==> flow/design.v <==
package qdec_axi_pkg;
parameter	D_DWID	= 256;
parameter	D_AWID	= 64;
parameter	C_DWID	= 32;
parameter	C_AWID	= 32;
parameter	R_AWID	= 32;
parameter	R_DWID	= 32;
parameter	WID_USER	= 8;
parameter	WID_TID		= 8;
typedef enum logic [1:0] { 
	AXI_OKAY_RESP, 
	AXI_EXOKAY_RESP, 
	AXI_SLVERR_RESP, 
	AXI_DECERR_RESP
} t_AXI_RESP_e;
typedef struct packed { 
	logic				clk_en;
	logic	[R_AWID-1:0]	AWADDR;
	logic	[WID_TID-1:0]	AWID;	
	logic				AWVALID;
	logic	[R_DWID-1:0]	WDATA;
	logic	[R_DWID/8-1:0]	WSTRB;
	logic				WVALID;
	logic	[R_AWID-1:0]	ARADDR;
	logic	[WID_TID-1:0]	ARID;	
	logic				ARVALID;
	logic				BREADY;
	logic				RREADY;
} t_reg_req_s;
typedef struct packed { 
	logic				AWREADY;
	logic				WREADY;
	logic				ARREADY;
	t_AXI_RESP_e			BRESP;
	logic	[WID_TID-1:0]	BID;	
	logic				BVALID;
	logic	[R_DWID-1:0]	RDATA;
	t_AXI_RESP_e			RRESP;
	logic	[WID_TID-1:0]	RID;
	logic				RVALID;
} t_reg_resp_s;
parameter	[R_DWID-1:0]	REG_BAD_DATA	= 32'hDEAD_ADDE;
endpackage
module basic_fifo #(
    parameter DATA_WIDTH = 8,
    parameter ADDR_WIDTH = 8,
    parameter DATA_DEPTH = 256
)
(
    input clk,
    input rst_n,
    input  logic [DATA_WIDTH-1:0] din,
    input  logic                  din_vld,
    output logic                  din_rdy,
    output logic [DATA_WIDTH-1:0] dout,
    output logic                  dout_vld,
    input  logic                  dout_rdy
);
logic [ADDR_WIDTH:0] wpt, rpt;
logic [DATA_DEPTH-1:0][DATA_WIDTH-1:0] buffer;
always_ff @(posedge clk)
    if(!rst_n) wpt <= 0;
    else if(din_vld & din_rdy) wpt <= wpt + 1;
always_ff @(posedge clk)
    if(!rst_n) rpt <= 0;
    else if(dout_vld & dout_rdy) rpt <= rpt + 1;
assign din_rdy  = ((wpt[ADDR_WIDTH-1:0] == rpt[ADDR_WIDTH-1:0]) & (wpt[ADDR_WIDTH] != rpt[ADDR_WIDTH])) ? 0 : 1;
assign dout_vld = ((wpt[ADDR_WIDTH-1:0] == rpt[ADDR_WIDTH-1:0]) & (wpt[ADDR_WIDTH] == rpt[ADDR_WIDTH])) ? 0 : 1;
logic [DATA_DEPTH-1:0] wren;
generate;
    for(genvar i=0; i<DATA_DEPTH; i++) begin : write
        assign wren[i] = (wpt == i) & din_vld & din_rdy;
        always_ff @(posedge clk)
            if(wren[i]) buffer[i] <= din;
    end
endgenerate
always_comb dout = buffer[rpt];
endmodule
== Reports on basic_fifo ==
The steps from the RTL of basic_fifo to its reports follow in flow order.
Lines are those of the file above, counted from 1.
Operators carry their Yosys type and port widths (W data, S select, Z words).
Library cell names are shortened.
Not given: n/a
Design
  top module: basic_fifo
  clock: clk
  library: sky130hd
  library corner: tt_025C_1v80

== After elaboration ==
Source: Yosys, flattened and elaborated, memories not mapped. Widths are those after wreduce; folded enables and synchronous resets count as part of the registers. Registers that Yosys merges into a memory's read port (data or address) are not register bits. Print and check cells do not count. Equal cells are merged and count once.
Storage and ports
  bits in registers: 2066
Operators by class
  shift operators: 1
  equal/unequal tests: 258
  $add $sub $neg: 2
  reductions and logical operators: 1
  bitwise operators: 516
  multiplexer cells: 2
Operators by type and width (number)
  $shiftx A2048 B13 Y8: 1
  $eq A9 B8 Y1 const B: 128
  $eq A9 B7 Y1 const B: 64
  $and A1 B1 Y1: 516
  $eq A9 B6 Y1 const B: 32
  $eq A9 B5 Y1 const B: 16
  $eq A9 B4 Y1 const B: 8
  $eq A9 B3 Y1 const B: 4
  $add A9 B1 Y9 const B: 2
  $eq A9 B2 Y1 const B: 2
  $eq A9 B1 Y1 const B: 1
  $logic_not A9 Y1: 1
  $eq A8 B8 Y1: 1
  $mux W1: 2
  $eq A1 B1 Y1: 1
  $ne A1 B1 Y1: 1

== Depth ==
Depth = most cells in a row (Yosys ltp): at word level without a register or memory, in the mapped netlist without a sequential cell, where the memories' decode and read muxes count.
Depth
  depth after elaboration: 4
  ABC_AREA: 0
  mapped depth: 13
  depth with buffers taken out: 7

== Mapped cells and area ==
The flow's flattened synthesis, as Yosys stat reports it; memories are mapped. The netlist is that of the ABC_AREA named above (0 if unset); the other value can give another one.
Cell types
  edfxtp_1: number 2048, total area 6.15E+04 um2
  mux4_2: number 508, total area 1.14E+04 um2
  mux2i_1: number 156, total area 1.56E+03 um2
  nor2_1: number 293, total area 1.1E+03 um2
  dfxtp_1: number 18, total area 360.346 um2
  clkbuf_1: number 94, total area 352.838 um2
  buf_6: number 31, total area 349.085 um2
  a21oi_1: number 69, total area 345.331 um2
  buf_2: number 66, total area 330.317 um2
  nand2_1: number 87, total area 326.563 um2
  a221oi_1: number 37, total area 324.061 um2
  a22oi_1: number 33, total area 247.738 um2
  o221ai_1: number 24, total area 210.202 um2
  o21ai_0: number 40, total area 200.192 um2
  and2_1: number 24, total area 150.144 um2
  buf_4: number 19, total area 142.637 um2
  nand3_1: number 27, total area 135.13 um2
  xor2_1: number 13, total area 113.859 um2
Not listed: further types 50, cells in them 193.
Synthesis totals
  buffer cells: 231
  area of sequential cells: 61859.3 um2
  mapped cells: 3780
  flip-flops: 2066
  chip area (Yosys): 80642.3 um2

== Path before layout ==
Source: OpenSTA report_checks on the synthesized netlist (no wires, ideal clock, input and output delay 20% of the period each), path of least setup slack; recovery checks are left aside. Register names are those of the netlist, which keeps one name where synthesis merged equal registers.
Timing path post-synthesis
  kind: register -> output
  start point: reg rpt[0]
  end point: out dout[2]
  stages on the path: 9
  external output delay: 0.724 ns
  time at the first pin: 0.000 ns
  setup slack: 0.406 ns
  arrival time: 2.490 ns
  path delay: 2.490 ns
  buffers on the path: 3
  clock period: 3.62 ns
  synthesis period reached: 3.214 ns
"path delay" = arrival - input delay + setup time.
A path that ends at an output port has no setup time.
"stages on the path": output pins that drive a net of the path, with the launching flip-flop's if there is one; two outputs of one cell count as two.
"synthesis period reached" = period - worst setup slack (recovery checks aside). The figure is calculated, with input and output delays left at 20% of the set period.
The rows between start and end are the longest chain of elaborated cells between them; the timing report does not say that the signal goes this way. Where chains are equally long, one stands for them.
Each line given opens the expression or statement behind the cell; cells for indexed reads and writes are added by Yosys, which also makes memories of some case tables.
Between the ends, post-synthesis
  cell sequence: dfxtp_1 > buf_6 > buf_8 > buf_2 > mux4_2 > mux4_2 > o211ai_1 > a21oi_1 > a211o_1
  cells in the longest elaborated chain: 1
RTL lines, path post-synthesis
  from (decl): line 59  | logic [ADDR_WIDTH:0] wpt, rpt;
  from (assign): line 65  | if(!rst_n) rpt <= 0;
  from (assign): line 66  | else if(dout_vld & dout_rdy) rpt <= rpt + 1;
  $shiftx A2048 B13 Y8: line 77  | always_comb dout = buffer[rpt];
  to (decl): line 55  | output logic [DATA_WIDTH-1:0] dout,

== Path in the finished layout ==
Path of least setup slack in the final report of stored run 1 (OpenROAD, finished layout, wires in). Where an end is a register, its clock arrival counts in the times.
Timing path after layout
  kind: register -> output
  start point: reg rpt[0]
  end point: out dout[5]
  buffers on the path: 6
  clock period: 1.85 ns
  external output delay: 0.37 ns
  stages on the path: 14
  time at the first pin: 0.87 ns
  arrival time: 4.13 ns
  setup slack: -2.65 ns
The rows between start and end are the longest chain of elaborated cells between them; the timing report does not say that the signal goes this way. Where chains are equally long, one stands for them.
Between the ends, after layout
  cell sequence: dfxtp_4 > buf_12 > buf_12 > buf_16 > buf_8 > buf_12 > mux4_2 > a22oi_2 > a21oi_2 > a21oi_2 > o21ai_2 > a2111oi_4 > o32ai_4 > buf_2
  cells in the longest elaborated chain: 1
RTL lines, path after layout
  from (decl): line 59  | logic [ADDR_WIDTH:0] wpt, rpt;
  from (assign): line 65  | if(!rst_n) rpt <= 0;
  from (assign): line 66  | else if(dout_vld & dout_rdy) rpt <= rpt + 1;
  $shiftx A2048 B13 Y8: line 77  | always_comb dout = buffer[rpt];
  to (decl): line 55  | output logic [DATA_WIDTH-1:0] dout,

--- measured runs ---
Stored flow runs of basic_fifo (2 of them; Yosys, OpenROAD, sky130hd). They differ in their settings and are not a sequence. Constraints: input delay and output delay 20% of the set period each, output load 0.01 pF.
"achieved clock period (ns)" = clock period - worst setup slack. The figure is calculated, with input and output delays left at 20% of the set period.
By "worst setup path time (ns)" is meant the share of the clock period that the worst setup path is allowed (20% is reserved at inputs, 20% at outputs), minus its slack. Clock arrival times at its registers enter into it.
"finish__power__total": no workload was simulated; the value follows from the tool's default switching activity.

Flow files of stored run 1
==> flow/run.sh <==
#!/bin/bash
# the make line also repeats the synthesis and layout settings of config.mk as NAME=value (left out here)
make -C /OpenROAD-flow-scripts/flow DESIGN_CONFIG=/design/flow/config.mk WORK_HOME=/design/flow/orfs CLKGATE_MAP_FILE= finish
==> flow/config.mk <==
export PLATFORM = sky130hd
export DESIGN_NAME = basic_fifo
export DESIGN_NICKNAME = basic_fifo
export VERILOG_FILES = /design/flow/design.v
export SDC_FILE = /design/flow/constraint.sdc
export NUM_CORES = 4
export LEC_CHECK = 0
export CAP_MARGIN = 20
export CELL_PAD_IN_SITES_GLOBAL_PLACEMENT = 1
export CORE_MARGIN = 2
export CORE_UTILIZATION = 45
export GPL_TIMING_DRIVEN = 1
export SLEW_MARGIN = 25
==> flow/constraint.sdc <==
create_clock -name core_clock -period 1.85 [get_ports {clk}]
set_input_delay 0.3700 -clock core_clock [delete_from_list [all_inputs] [get_ports {clk}]]
set_output_delay 0.3700 -clock core_clock [all_outputs]
set_load 0.01 [all_outputs]

report of stored run 1
yosys chip area after synthesis (um^2): 80642.3
finish__design__die__area: 182607.0
finish__design__instance__area__stdcell: 102064.0
finish__design__instance__utilization: 0.5727
finish__timing__setup__ws: -2.653
finish__timing__setup__tns: -2278.050
finish__timing__hold__ws: 0.073
finish__power__total: 1.174e-01
achieved clock period (ns): 4.503
worst setup path time (ns): 4.13
worst setup path kind: register -> output

Flow files of stored run 2
==> flow/run.sh <==
#!/bin/bash
# the make line also repeats the synthesis and layout settings of config.mk as NAME=value (left out here)
make -C /OpenROAD-flow-scripts/flow DESIGN_CONFIG=/design/flow/config.mk WORK_HOME=/design/flow/orfs CLKGATE_MAP_FILE= finish
==> flow/config.mk <==
export PLATFORM = sky130hd
export DESIGN_NAME = basic_fifo
export DESIGN_NICKNAME = basic_fifo
export VERILOG_FILES = /design/flow/design.v
export SDC_FILE = /design/flow/constraint.sdc
export NUM_CORES = 4
export LEC_CHECK = 0
export CAP_MARGIN = 20
export CORE_MARGIN = 2
export CORE_UTILIZATION = 47
export SLEW_MARGIN = 20
==> flow/constraint.sdc <==
create_clock -name core_clock -period 3.32 [get_ports {clk}]
set_input_delay 0.6640 -clock core_clock [delete_from_list [all_inputs] [get_ports {clk}]]
set_output_delay 0.6640 -clock core_clock [all_outputs]
set_load 0.01 [all_outputs]

report of stored run 2
yosys chip area after synthesis (um^2): 80642.3
finish__design__die__area: 174908.0
finish__design__instance__area__stdcell: 98107.8
finish__design__instance__utilization: 0.5738
finish__timing__setup__ws: -1.383
finish__timing__setup__tns: -10.051
finish__timing__hold__ws: 0.391
finish__power__total: 6.367e-02
achieved clock period (ns): 4.703
worst setup path time (ns): 4.04
worst setup path kind: register -> output
--- end ---
